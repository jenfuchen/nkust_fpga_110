==> flow/design.v <==
module HW6(addr,CLK,res,data);
input CLK,res;
output [3:0] addr;
output [3:0] data;
reg[3:0]data;
reg [3:0] data1;
reg [3:0] addr;
reg [3:0]sum[15:0];
integer i;
always@(posedge CLK) 
begin
	if(res) 
	addr<=4'h0;
	else
	addr<=addr+1;
	sum[15]<=data1;
	for(i=0;i<15;i=i+1)begin 
	 data = sum[i+1]+data1;
	end
end
always @(addr) 
begin
	case ( addr )
	4'd0 : data1 = 4'h6 ;
	4'd1 : data1 = 4'h7 ;
	4'd2 : data1 = 4'h8 ;
	4'd3 : data1 = 4'h5 ;
	4'd4 : data1 = 4'h9 ;
	4'd5 : data1 = 4'h7 ;
	4'd6 : data1 = 4'h2 ;
	4'd7 : data1 = 4'h3 ;
	default: data1 = 4'h0;
	endcase
end
endmodule
Reports on HW6
Tool output for the design above, in the order of the flow. Line numbers count from 1 in the design file above. Library cell names are shortened. A cell with - has no value.

Design top: HW6. Clock input: CLK. Cell library: sky130hd. Library corner: tt_025C_1v80.

Word level
Yosys after proc, flatten, opt, wreduce and memory -nomap, before mapping. Print and check cells are not counted. Equal cells are merged and count once. Yosys's memory passes give these memory sizes; they may raise the number of words (mostly to a power of two), join words into wider ones and drop unused or constant bits.

The figure for add/subtract/negate cells is 2. Under multiplexer cells stands 2.

Operators by type and width (number): 4-bit by 1-bit adder with 4-bit output (second input constant) (1); 4-bit adder (1); 4-bit two-way mux (1); 3-bit two-way mux (1).

The entry for output and inout port bits reads 8. For clocked read ports x word width the number is 4. The figure for input port bits is 2. For memory cells the number is 1. The figure for flip-flop bits (word level) is 12. Under bits in read-only memories stands 32. Under word-level cells stands 8.

Memories: (name not given) (depth 8, bits a word 4, rd ports 1, wr ports 0, line 23) `case ( addr )`.

Logic depth
Depth = most cells in a row (Yosys ltp): at word level without a register or memory, in the mapped netlist without a sequential cell, where the memories' decode and read muxes count.

Depth in word-level cells: 2. Under ABC_AREA stands 0. Gate-level depth with buffers: 6. For depth with buffers taken out the number is 6.

Netlist
Source: synth_stat.txt of the flow (Yosys; design flattened, memories mapped). It holds for the ABC_AREA given above (unset counts as 0); a run with the other value may have another netlist. The area totals of this step are shown rounded.

Mapped area: 0.0006 mm². For flip-flops the number is 16. For sequential part of the area the number is 0.00032 mm². The entry for cell count reads 53. Under buffers stands 1.

Cells by type: dfxtp_1 (number 16, total area 320.307 µm²); ha_1 (number 4, total area 50.048 µm²); xnor2_1 (number 4, total area 35.034 µm²); nor2b_1 (number 4, total area 25.024 µm²); a21o_1 (number 3, total area 22.522 µm²); fa_1 (number 1, total area 20.019 µm²); xor2_1 (number 2, total area 17.517 µm²); xor2_2 (number 1, total area 16.266 µm²); inv_1 (number 4, total area 15.014 µm²); nor3b_2 (number 1, total area 12.512 µm²); nor2_1 (number 3, total area 11.261 µm²); nand2_1 (number 2, total area 7.507 µm²); nand3b_1 (number 1, total area 7.507 µm²); nand2b_1 (number 1, total area 6.256 µm²); or2_1 (number 1, total area 6.256 µm²); a21oi_1 (number 1, total area 5.005 µm²); nand3_1 (number 1, total area 5.005 µm²); nor3_1 (number 1, total area 5.005 µm²).

Other cell types: 2; their cells: 2.

Worst setup path after synthesis
OpenSTA on the mapped netlist: ideal clock, no wires. The path of least setup slack (recovery checks aside). Input and output delay are each 20% of the period. Register names are those of the netlist, which keeps one name where synthesis merged equal registers.

Path kind: register to register. From: reg addr[3]. To: reg data[3]. The entry for path slack reads 0.957 ns. The entry for required time reads 2.280 ns. Under path delay stands 1.442 ns. Arrival time: 1.322 ns. Under time at the first pin stands 0.000 ns. For library setup time the number is 0.120 ns. For period the number is 2.4 ns. For buffers on the path the number is 0. For stages on the path the number is 7. For period reached after synthesis the number is 1.443 ns.

"path delay" is the arrival time less input delay plus setup time. "stages on the path": output pins that drive a net of the path, with the launching flip-flop's if there is one; two outputs of one cell count as two. "period reached after synthesis" is the clock period less the worst setup slack; recovery checks do not enter. This is arithmetic on one report: input and output delays are still those of the set period (20% each). The rows between start and end are the longest chain of elaborated cells between them; the timing report does not say that the signal goes this way. Where chains are equally long, one stands for them. A line is the first line of the expression or statement that the cell stems from. Yosys adds cells for indexed reads and writes and turns some case tables into memories.

Cell sequence: dfxtp_1 -> nand2b_1 -> inv_1 -> ha_1 -> a21o_1 -> a21oi_1 -> xnor2_1. The entry for length of the longest elaborated chain reads 2. For elaborated cells between the ends (all ways) the number is 2. The entry for RTL lines with such cells reads 2. Those cells by class: add/sub: 1; mux: 1.

RTL lines, path after synthesis: start: declaration (line 3) `output [3:0] addr;`; start: assignment (line 13) `addr<=4'h0;`; start: assignment (line 15) `addr<=addr+1;`; 4-bit two-way mux (line 23) `case ( addr )`; 4-bit adder (line 18) `data = sum[i+1]+data1;`; end: assignment (line 18); end: declaration (line 4) `output [3:0] data;`.

Nets of the timed path that keep an RTL name, with a line that drives or declares them; the list need not be complete.

Named nets, after synthesis (line): data1[1] (23).

Timing after layout
Path of least setup slack in the final report of entry A (OpenROAD, finished layout, wires in). Where an end is a register, its clock arrival counts in the times.

Path kind: register to output. From: reg addr[3]. To: out addr[3]. For buffers on the path the number is 1. The entry for required time reads 1.68 ns. Under time at the first pin stands 0.27 ns. For stages on the path the number is 2. The entry for external output delay reads 0.42 ns. The entry for path slack reads 0.37 ns. Arrival time: 1.31 ns. For period the number is 2.1 ns.

Cell sequence: dfxtp_1 -> clkdlybuf4s50_1. The entry for length of the longest elaborated chain reads 0. For elaborated cells between the ends (all ways) the number is 0. The entry for RTL lines with such cells reads 0.

RTL lines, path post-layout: start: declaration (line 3) `output [3:0] addr;`; start: assignment (line 13) `addr<=4'h0;`; start: assignment (line 15) `addr<=addr+1;`; end: declaration (line 3).

# Flow runs of HW6

Top module HW6; platform sky130hd; tools Yosys and OpenROAD; 2 stored runs in no particular order. Input and output delays are each 20% of the period that was set; the output load is 0.01 pF. "period reached": clock period set for the run, less the worst setup slack. It is reckoned from that one timing run; input and output delays stay at 20% of the period that was set. "time used up by the worst setup path": the worst setup path's part of the clock period (all of it between registers, 20% less for each end at a port) less its slack. A launch clock that arrives late makes it longer, a capture clock that arrives late makes it shorter. "total power after layout" rests on the timing tool's default activity at the inputs, not on a simulated workload. Results are given in rounded form.

Files of entry A:
==> flow/run.sh <==
#!/bin/bash
# the make line also repeats the synthesis and layout settings of config.mk as NAME=value (left out here)
make -C /OpenROAD-flow-scripts/flow DESIGN_CONFIG=/design/flow/config.mk WORK_HOME=/design/flow/orfs CLKGATE_MAP_FILE= finish
==> flow/config.mk <==
export PLATFORM = sky130hd
export DESIGN_NAME = HW6
export DESIGN_NICKNAME = HW6
export VERILOG_FILES = /design/flow/design.v
export SDC_FILE = /design/flow/constraint.sdc
export NUM_CORES = 4
export LEC_CHECK = 0
export CAP_MARGIN = 20
export CELL_PAD_IN_SITES_GLOBAL_PLACEMENT = 0
export CORE_ASPECT_RATIO = 0.9
export CORE_MARGIN = 5
export CORE_UTILIZATION = 37
export CTS_CLUSTER_DIAMETER = 352
export GPL_ROUTABILITY_DRIVEN = 0
export MIN_ROUTING_LAYER = met2
export PLACE_DENSITY_LB_ADDON = 0.19
export SETUP_SLACK_MARGIN = 0.21
export SLEW_MARGIN = 30
export TNS_END_PERCENT = 25
==> flow/constraint.sdc <==
create_clock -name core_clock -period 2.1 [get_ports {CLK}]
set_input_delay 0.4200 -clock core_clock [delete_from_list [all_inputs] [get_ports {CLK}]]
set_output_delay 0.4200 -clock core_clock [all_outputs]
set_load 0.01 [all_outputs]

Results of entry A. The setup slack of the worst path stands at 0.37 ns. The period reached is 1.732 ns. The time used up by the worst setup path stands at 1.31 ns. Worst setup path type: register to output. The final utilization is 50 %. The measured worst hold slack in the final report is 0.45 ns. The standard-cell area of the final layout reads 0.00075 mm². The final setup TNS comes to 0.000 ns. The total power after layout reads 730 µW. The measured full die area is 0.0025 mm². The measured synthesized cell area is 0.0006 mm².

Files of entry B:
==> flow/run.sh <==
#!/bin/bash
# the make line also repeats the synthesis and layout settings of config.mk as NAME=value (left out here)
make -C /OpenROAD-flow-scripts/flow DESIGN_CONFIG=/design/flow/config.mk WORK_HOME=/design/flow/orfs CLKGATE_MAP_FILE= finish
==> flow/config.mk <==
export PLATFORM = sky130hd
export DESIGN_NAME = HW6
export DESIGN_NICKNAME = HW6
export VERILOG_FILES = /design/flow/design.v
export SDC_FILE = /design/flow/constraint.sdc
export NUM_CORES = 4
export LEC_CHECK = 0
export CAP_MARGIN = 20
export CELL_PAD_IN_SITES_DETAIL_PLACEMENT = 0
export CORE_MARGIN = 2
export CORE_UTILIZATION = 29
export GPL_ROUTABILITY_DRIVEN = 1
export GPL_TIMING_DRIVEN = 1
export HOLD_SLACK_MARGIN = 0.08
export PLACE_DENSITY = 0.67
export SLEW_MARGIN = 20
==> flow/constraint.sdc <==
create_clock -name core_clock -period 1.72 [get_ports {CLK}]
set_input_delay 0.3440 -clock core_clock [delete_from_list [all_inputs] [get_ports {CLK}]]
set_output_delay 0.3440 -clock core_clock [all_outputs]
set_load 0.01 [all_outputs]

Results of entry B. The setup slack of the worst path stands at 0.065 ns. The period reached is 1.655 ns. The time used up by the worst setup path stands at 1.31 ns. Worst setup path type: register to output. The final utilization is 39 %. The measured worst hold slack in the final report is 0.45 ns. The standard-cell area of the final layout reads 0.00076 mm². The final setup TNS comes to 0.000 ns. The total power after layout reads 890 µW. The measured full die area is 0.0024 mm². The measured synthesized cell area is 0.0006 mm².
