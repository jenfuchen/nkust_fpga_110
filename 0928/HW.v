==> flow/design.v <==
module HW(clk, rst, do0, do1, do2, count, di0, mo);
    input clk ;
    input rst ;
    localparam  dSize = 10;
    wire [dSize-1:0] m1[0:8];
    wire [dSize-1:0] m2[0:8];
    wire [dSize-1:0] a1[0:8];
    wire [dSize-1:0] a2[0:8];
    output [dSize*3*3-1:0] mo ;
    output [dSize*3-1:0] di0 ;
    output reg [6:0] count = 0;
    always @(posedge clk, posedge rst) begin
        if (rst)
            count <= 0;
        else if (count == 10)
            count <= 0;
        else
            count = count + 6'd1;
    end
    output [dSize-1:0] do0;
    output [dSize-1:0] do1;
    output [dSize-1:0] do2;
    reg [dSize-1:0] d0[0:2];
    reg [dSize-1:0] d1[0:2];
    reg [dSize-1:0] d2[0:2];
    assign di0 = { d0[2],d0[1],d0[0] };
    matrix #(.lSize(3), .dSize(dSize)) ma0(clk, rst, { d0[0],d0[1],d0[2] }, do0, mo);
    matrix #(.lSize(3), .dSize(dSize)) ma1(clk, rst, { d1[0],d1[1],d1[2] }, do1);
    matrix #(.lSize(3), .dSize(dSize)) ma2(clk, rst, { d2[0],d2[1],d2[2] }, do2);
    wire [6:0] data[0:50];
    generate
        genvar  i6 ;
        for ( i6 = 0; i6 < 50 ; i6 = i6 + 1) begin :rom
            assign data[i6] = i6+1;
        end
    endgenerate
    always @(posedge clk, posedge rst) begin
        if (rst) begin
            d0[0] <= 0;
            d0[1] <= 0;
            d0[2] <= 0;
            d1[0] <= 0;
            d1[1] <= 0;
            d1[2] <= 0;
            d2[0] <= 0;
            d2[1] <= 0;
            d2[2] <= 0;
        end else     begin
            d0[0] <= data[count     ];
            d0[1] <= data[count + 10];
            d0[2] <= data[count + 20];
            d1[0] <= data[count + 10];
            d1[1] <= data[count + 20];
            d1[2] <= data[count + 30];
            d2[0] <= data[count + 20];
            d2[1] <= data[count + 30];
            d2[2] <= data[count + 40];
        end
    end
endmodule
module matrix  ( clk, rst, ds, dOut, mo);
    parameter lSize = 3;
    parameter dSize = 3;
    input clk;
    input rst;
    input [0:dSize*lSize-1] ds;
    output [dSize-1:0] dOut ;
    reg [dSize-1:0] m[0:(lSize*lSize)-1];
    wire [dSize-1:0] a[0:(lSize*lSize)-1];
    output [dSize*lSize*lSize-1:0] mo ;
    assign mo = {m[8], m[7], m[6], m[5], m[4], m[3], m[2],m[1], m[0]};
    unit #(.dSize(dSize), .h(10'd4)) u0(m[0], 10'd0,a[0]);
    unit #(.dSize(dSize), .h(10'd4)) u1(m[1], a[0] ,a[1]);
    unit #(.dSize(dSize), .h(10'd4)) u2(m[2], a[1] ,a[2]);
    unit #(.dSize(dSize), .h(10'd3)) u3(m[3], a[2] ,a[3]);
    unit #(.dSize(dSize), .h(10'd3)) u4(m[4], a[3] ,a[4]);
    unit #(.dSize(dSize), .h(10'd3)) u5(m[5], a[4] ,a[5]);
    unit #(.dSize(dSize), .h(10'd2)) u6(m[6], a[5] ,a[6]);
    unit #(.dSize(dSize), .h(10'd2)) u7(m[7], a[6] ,a[7]);
    unit #(.dSize(dSize), .h(10'd2)) u8(m[8], a[7] ,a[8]);
    wire [dSize-1:0] d[0:lSize-1];
    generate
        genvar  i0 ;
        for ( i0 = 0; i0 < lSize; i0 = i0 + 1) begin :N
            assign d[i0] = ds[dSize*i0 : dSize*(i0+1)-1];
        end
    endgenerate
    always @(posedge clk, posedge rst) begin
        if (rst) begin
            integer i2;
            for ( i2 = 0; i2 < (lSize*lSize) ; i2 = i2 + 1)
                m[i2] <= 0;
        end else begin
            integer i4;
            integer i3;
            for ( i3 = 0; i3 < lSize ; i3 = i3 + 1)
            m[i3] <= d[i3];
            for ( i4 = lSize; i4 < (lSize*lSize) ; i4 = i4 + 1)
            m[i4] <= m[i4-lSize];
        end
    end
    assign dOut = a[(lSize*lSize)-1];
endmodule
module unit (dIn, aIn, aOut);
    parameter dSize = 3;
    parameter h = 1;
    input [dSize-1 :0] dIn;
    input [dSize-1 :0] aIn;
    output [dSize-1 :0] aOut;
    wire [dSize-1:0] snap;
    assign snap = dIn * h;
    assign aOut = aIn + snap;
endmodule
Reports on HW
What the tools print for HW, step after step.
Lines are those of the file above, counted from 1.
Library cell names are shortened.
The mark n/a stands for no value.
- top module: HW
- clock input: clk
- library: sky130hd
- library corner: tt_025C_1v80

Elaborated design
Yosys after proc, flatten, opt, wreduce and memory -nomap, before mapping. Enables and synchronous resets that opt folds into registers are not counted as muxes. Print and check cells are not counted. Equal cells are merged and count once.
- register bits at 147
- noted bits of input ports: 2
- output and inout bits at 157
- noted word-level cells: 317
- noted $add $sub $neg: 29
- $mul: 5
- equal/unequal tests at 251
- noted muxes and demuxes: 6
- reductions and logical operators: 5
- operators with widths (operator ; number):
    7-bit parallel mux with 51-bit select ; 5
    6-bit equality test with constant B ; 95
    6-bit by 5-bit equality test with 1-bit output with constant B ; 80
    6-bit by 4-bit equality test with 1-bit output with constant B ; 40
    6-bit by 3-bit equality test with 1-bit output with constant B ; 20
    10-bit by 8-bit adder with 10-bit output ; 9
    7-bit by 2-bit multiplier with 9-bit output with constant B ; 5
    10-bit adder ; 7
    6-bit by 2-bit equality test with 1-bit output with constant B ; 10
    10-bit by 9-bit adder with 10-bit output ; 5
    6-bit by 1-bit equality test with 1-bit output with constant B ; 5
    6-bit logical NOT ; 5
    9-bit by 9-bit adder with 10-bit output ; 3
    6-bit by 5-bit adder with 6-bit output with constant B ; 2
    7-bit by 1-bit adder with 7-bit output with constant B ; 1
    7-bit by 4-bit equality test with 1-bit output with constant B ; 1
    7-bit 2-to-1 mux ; 1
    6-bit by 4-bit adder with 6-bit output with constant B ; 1
    6-bit adder with constant B ; 1

Longest topological paths
Longest topological path by Yosys (ltp), each cell counted once; first at word level (registers and memories cut), then after technology mapping (sequential cells cut; the memories' decode and read muxes count).
- depth in word-level cells at 8
- noted ABC_AREA: 0
- depth in mapped cells: 19
- gate-level depth less buffers at 19

Synthesis result
The flow's flattened synthesis, as Yosys stat reports it; memories are mapped. The netlist is that of the ABC_AREA named above (0 if unset); the other value can give another one.
The area totals of this step are shown rounded.
- cell count: 917
- mapped area at 10000 um2
- noted sequential part of the area: 3200 um2
- flip-flop cells: 127
- cells by type (cell ; number ; total area (um2)):
    dfrtp_1 ; 127 ; 3.18E+03
    fa_1 ; 131 ; 2.62E+03
    ha_1 ; 69 ; 863.328
    inv_1 ; 174 ; 653.126
    xnor2_1 ; 45 ; 394.128
    buf_4 ; 51 ; 382.867
    a21oi_1 ; 62 ; 310.298
    a21o_1 ; 24 ; 180.173
    xor2_1 ; 16 ; 140.134
    nor2_1 ; 36 ; 135.13
    nand2_1 ; 32 ; 120.115
    o21ai_0 ; 23 ; 115.11
    o21bai_1 ; 11 ; 82.579
    xnor2_2 ; 5 ; 81.328
    buf_6 ; 7 ; 78.826
    o32ai_1 ; 5 ; 43.792
    nand3_1 ; 8 ; 40.038
    o22ai_1 ; 6 ; 37.536
Not listed: further types 47, cells in them 85.
By module: a second synthesis without flattening, with its own total; a netlist apart from the flattened one above.
- noted cells (unflattened synthesis): 1975
- area (unflattened synthesis): 21000 um2
Each row is one instance without its submodules.
- modules (module ; instances ; cells ; area (um2) ; sequential area (um2)):
    matrix ; 3 ; 92 ; 2300 ; 2300
    unit (dSize=10, h=3) ; 9 ; 63 ; 580 ; 0.0
    unit (dSize=10, h=2) ; 9 ; 42 ; 350 ; 0.0
    unit (dSize=10, h=4) ; 9 ; 44 ; 350 ; 0.0
    HW ; 1 ; 358 ; 2800 ; 930

Worst setup path after synthesis
Source: OpenSTA report_checks on the synthesized netlist (no wires, ideal clock, input and output delay 20% of the period each), path of least setup slack; recovery checks are left aside. Register names are those of the netlist, which keeps one name where synthesis merged equal registers.
- path type: reg2out
- from: register (name not given)
- to: output do1[9]
- clock period: 8.16 ns
- external output delay: 1.632 ns
- noted time at the first pin: 0.000 ns
- data arrival time: 4.965 ns
- data required time at 6.528 ns
- setup slack at 1.563 ns
- noted delay of the path: 4.965 ns
- driving pins on the path at 17
- path buffers at 0
- synthesis period reached at 6.597 ns
"delay of the path" = arrival - input delay + setup time.
A path that ends at an output port has no setup time.
"driving pins on the path" counts driving pins, that of a launching flip-flop among them; a cell with two outputs on the path counts twice.
"synthesis period reached" is the clock period less the worst setup slack; recovery checks do not enter. This is arithmetic on one report: input and output delays are still those of the set period (20% each).
The rows between start and end are the longest chain of elaborated cells between them; the timing report does not say that the signal goes this way. Where chains are equally long, one stands for them.
A line is the first line of the expression or statement that the cell stems from. Yosys adds cells for indexed reads and writes and turns some case tables into memories.
- cells stage by stage: dfrtp_1 -> ha_1 -> fa_1 -> a21o_1 -> a21o_1 -> xnor2_1 -> fa_1 -> fa_1 -> fa_1 -> fa_1 -> inv_1 -> ha_1 -> a21o_1 -> a21oi_1 -> o21bai_1 -> a21oi_1 -> xnor2_1
- cells in the longest elaborated chain at 6
- ends and longest elaborated chain, after synthesis (what ; line ; source):
    7-bit by 2-bit multiplier with 9-bit output ; 111 ; assign snap = dIn * h;
    10-bit adder (2 in a row) ; 112 ; assign aOut = aIn + snap;
    10-bit by 8-bit adder with 10-bit output (3 in a row) ; 112 ;
    to (decl) ; 21 ; output [dSize-1:0] do1;

Worst path after layout
Path of least setup slack in the final report of run 1 (OpenROAD, finished layout, wires in). Where an end is a register, its clock arrival counts in the times.
- path type: reg2out
- from: register ma2.m[3][1]
- to: output do2[9]
- clock period: 7.79 ns
- external output delay: 1.56 ns
- noted time at the first pin: 0.42 ns
- data arrival time: 5.23 ns
- data required time at 6.23 ns
- setup slack at 1.00 ns
- driving pins on the path at 21
- path buffers at 3
The rows between start and end are the longest chain of elaborated cells between them; the timing report does not say that the signal goes this way. Where chains are equally long, one stands for them.
- cells stage by stage: dfrtp_2 -> buf_6 -> fa_2 -> a21o_1 -> a21o_1 -> xnor2_2 -> buf_4 -> fa_1 -> inv_1 -> fa_1 -> fa_1 -> inv_1 -> fa_1 -> inv_1 -> ha_1 -> a21o_1 -> a21oi_2 -> o21bai_1 -> a21oi_2 -> xnor2_1 -> buf_2
- cells in the longest elaborated chain at 7
- ends and longest elaborated chain, post-layout (what ; line ; source):
    from (decl) ; 68 ; reg [dSize-1:0] m[0:(lSize*lSize)-1];
    from (assign) ; 92 ; m[i2] <= 0;
    from (assign) ; 99 ; m[i4] <= m[i4-lSize];
    7-bit by 2-bit multiplier with 9-bit output ; 111 ; assign snap = dIn * h;
    10-bit by 9-bit adder with 10-bit output (2 in a row) ; 112 ; assign aOut = aIn + snap;
    10-bit adder ; 112 ;
    10-bit by 8-bit adder with 10-bit output (3 in a row) ; 112 ;
    to (decl) ; 22 ; output [dSize-1:0] do2;

Lab notebook: HW

Top module HW; platform sky130hd; tools Yosys and OpenROAD; 2 stored runs in no particular order. Input and output delays are each 20% of the period that was set; the output load is 0.01 pF.
"achieved period": clock period set for the run, less the worst setup slack. It is reckoned from that one timing run; input and output delays stay at 20% of the period that was set.
"total power of the final layout": no workload was simulated; the value follows from the tool's default switching activity.
Results are given in rounded form.

Run 1
Settings were period_ns = 7.79; SETUP_SLACK_MARGIN = 2.18; CAP_MARGIN = 20; CORE_MARGIN = 2; CORE_UTILIZATION = 40; SLEW_MARGIN = 20
- noted the worst setup slack after layout: 1.0 ns
- total power of the final layout at 1500 uW
- noted the standard-cell area of the final layout: 13000 um2
- die size: 27000 um2
- achieved period: 6.786 ns
- chip area in the Yosys report: 10000 um2
- noted the post-route worst hold slack: 0.35 ns
- total negative slack: 0.000 ns

Run 2
Settings were period_ns = 5.06; CORE_UTILIZATION = 27; SETUP_SLACK_MARGIN = 0.01; ABC_AREA = 0; CTS_CLUSTER_DIAMETER = 248; SLEW_MARGIN = 0; CAP_MARGIN = 20; CORE_MARGIN = 2
- noted the worst setup slack after layout: -1.2 ns
- total power of the final layout at 2300 uW
- noted the standard-cell area of the final layout: 14000 um2
- die size: 39000 um2
- achieved period: 6.229 ns
- chip area in the Yosys report: 10000 um2
- noted the post-route worst hold slack: 0.35 ns
- total negative slack: -15 ns
